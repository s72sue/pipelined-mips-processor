==> flow/design.v <==
module writeBack_stage (
	clk,
	memData_in,				 
	rdData_in,				 
	writeBackData,			 
	reg_wren,				 
	rd_in,  				 
	rd_out,					 
	control_in                      
);
	input wire clk;
    input wire[0:4] rd_in;
    input wire[0:31] rdData_in;
    input wire[0:31] memData_in;
    input wire[0:10 - 1] control_in;
	output reg reg_wren;
	output reg[0:4] rd_out;
    output reg[0:31] writeBackData;
    always @(posedge clk) begin
		#3
		reg_wren <= control_in[0]; 			
		if (control_in[5]) begin
			writeBackData <= memData_in;	 
		end 
		else begin	
			writeBackData <= rdData_in;		 
		end
		rd_out <= rd_in;
	end
endmodule	
# Reports on writeBack_stage
# What the tools print for writeBack_stage, step after step.
# Lines are those of the file above, counted from 1.
# Operators carry their Yosys type and port widths (W data, S select, Z words).
# The mark - stands for no value.
[design] top="writeBack_stage" clock_port="clk" lib="sky130hd" corner="tt_025C_1v80"

# After elaboration
# Counts by Yosys on the flattened word-level netlist (proc, flatten, opt, wreduce; memories kept). Register bits leave out memories and registers merged into their read ports (data or address); mux counts leave out enables and synchronous resets folded into registers. Print and check cells are left out. Cells with the same type and inputs are merged into one.
[word_totals] output_inout_bits=38 word_cells=4 input_bits=80 reg_bits=38
[op_classes] muxes=1
[op_table] op="$mux W32" n=1

# Logic depth
# Depth = most cells in a row (Yosys ltp): at word level without a register or memory, in the mapped netlist without a sequential cell, where the memories' decode and read muxes count.
[depth] word_depth=1 ABC_AREA=0 ltp_mapped=3 ltp_nobuf=1

# Synthesis result
# Source: synth_stat.txt of the flow (Yosys; design flattened, memories mapped). It holds for the ABC_AREA given above (unset counts as 0); a run with the other value may have another netlist.
[by_type] cell_type="sky130_fd_sc_hd__dfxtp_1" n=38 type_area_um2=760.73
[by_type] cell_type="sky130_fd_sc_hd__mux2_4" n=30 type_area_um2=450.432
[by_type] cell_type="sky130_fd_sc_hd__buf_12" n=3 type_area_um2=60.058
[by_type] cell_type="sky130_fd_sc_hd__mux2_2" n=2 type_area_um2=22.522
[by_type] cell_type="sky130_fd_sc_hd__buf_6" n=1 type_area_um2=11.261
[synth_totals] mapped_cells=74 ffs=38 n_buf=4 area_mm2=0.001305 seq_area_mm2=0.0007607

# Path before layout
# Path of least setup slack by OpenSTA after synthesis, without wires, with an ideal clock, recovery checks aside; 20% of the period is set as input and as output delay. Where synthesis merged equal registers, the netlist keeps one of their names.
[synth_path] path_kind="input-to-reg" start="input port control_in[5]" end="register writeBackData[0]" tclk_ps=1380 path_stages=3 arrival_ps=817 setup_time_ps=121 delay_ps=662 path_buffers=2 path_slack_ps=442 t_required_ps=1259 input_delay_ps=276 t_first_pin_ps=276 synth_period_reached_ps=938
# "delay_ps" is the arrival time less input delay plus setup time.
# "path_stages" counts driving pins, that of a launching flip-flop among them; a cell with two outputs on the path counts twice.
# "synth_period_reached_ps" is the clock period less the worst setup slack; recovery checks do not enter. This is arithmetic on one report: input and output delays are still those of the set period (20% each).
# The rows between start and end are the longest chain of elaborated cells between them; the timing report does not say that the signal goes this way. Where chains are equally long, one stands for them.
# A line is the first line of the expression or statement that the cell stems from. Yosys adds cells for indexed reads and writes and turns some case tables into memories.
[synth_between] cell_sequence="sky130_fd_sc_hd__buf_6 sky130_fd_sc_hd__buf_12 sky130_fd_sc_hd__mux2_4" elab_chain_cells=1
[synth_rtl] item="start, declared" line_no=15 text="input wire[0:10 - 1] control_in;"
[synth_rtl] item="$mux W32" line_no=22 text="if (control_in[5]) begin"
[synth_rtl] item="end, assigned" line_no=23 text="writeBackData <= memData_in;"
[synth_rtl] item="end, assigned" line_no=26 text="writeBackData <= rdData_in;"
[synth_rtl] item="end, declared" line_no=18 text="output reg[0:31] writeBackData;"

# Timing after layout
# From the final timing report of entry B: the path of least setup slack in the routed layout; clock arrival at registers is part of the times.
# The report prints the path's times to 10 ps; the period is as set.
[layout_path] path_kind="reg-to-output" start="register writeBackData[12]" end="output port writeBackData[12]" t_first_pin_ps=280 t_required_ps=450 path_slack_ps=-270 out_delay_ps=110 path_buffers=1 path_stages=2 arrival_ps=720 tclk_ps=567
[layout_between] cell_sequence="sky130_fd_sc_hd__dfxtp_2 sky130_fd_sc_hd__buf_6" elab_chain_cells=0
[layout_rtl] item="start, declared" line_no=18 text="output reg[0:31] writeBackData;"
[layout_rtl] item="start, assigned" line_no=23 text="writeBackData <= memData_in;"
[layout_rtl] item="start, assigned" line_no=26 text="writeBackData <= rdData_in;"
[layout_rtl] item="end, declared" line_no=18

==> results <==
Stored flow runs of writeBack_stage (2 of them; Yosys, OpenROAD, sky130hd). They differ in their settings and are not a sequence. Constraints: input delay and output delay 20% of the set period each, output load 0.01 pF.
"achieved clock period" means the clock period less the worst setup slack. The figure is calculated, with input and output delays left at 20% of the set period.
"worst setup path time" is the time allowed to the run's worst setup path (the clock period less input and output delay, where it has them) less its slack. Clock arrival times count: a late capture clock shortens it, a late launch clock lengthens it.
"power" rests on the timing tool's default activity at the inputs, not on a simulated workload.
"worst setup path time" is given in steps of 10 ps.
[entry A] settings: period_ns=1.46, CORE_UTILIZATION=51, PLACE_DENSITY=0.78, CELL_PAD_IN_SITES_GLOBAL_PLACEMENT=1, CELL_PAD_IN_SITES_DETAIL_PLACEMENT=2, TNS_END_PERCENT=15, CTS_CLUSTER_SIZE=56, CAP_MARGIN=40, MIN_ROUTING_LAYER=met2, CORE_MARGIN=2, SLEW_MARGIN=20
[entry A] result: did not finish, placement stopped with GPL-0301
[entry B] settings: period_ns=0.567, CORE_UTILIZATION=32, PLACE_DENSITY_LB_ADDON=0.21, HOLD_SLACK_MARGIN=0.19, CELL_PAD_IN_SITES_GLOBAL_PLACEMENT=0, TNS_END_PERCENT=40, CTS_CLUSTER_SIZE=95, CAP_MARGIN=20, MAX_ROUTING_LAYER=met4, CORE_MARGIN=2, SLEW_MARGIN=20
[entry B] result: chip area after synthesis (Yosys) 0.001305 mm², die area 0.004605 mm², standard-cell area of the final layout 0.0023848 mm², utilization 60.1%, worst setup slack after layout -266 ps, total negative slack -9549 ps, worst hold slack 69 ps, power 5934 µW, achieved clock period 833 ps, worst setup path time 720 ps, worst setup path kind reg-to-output
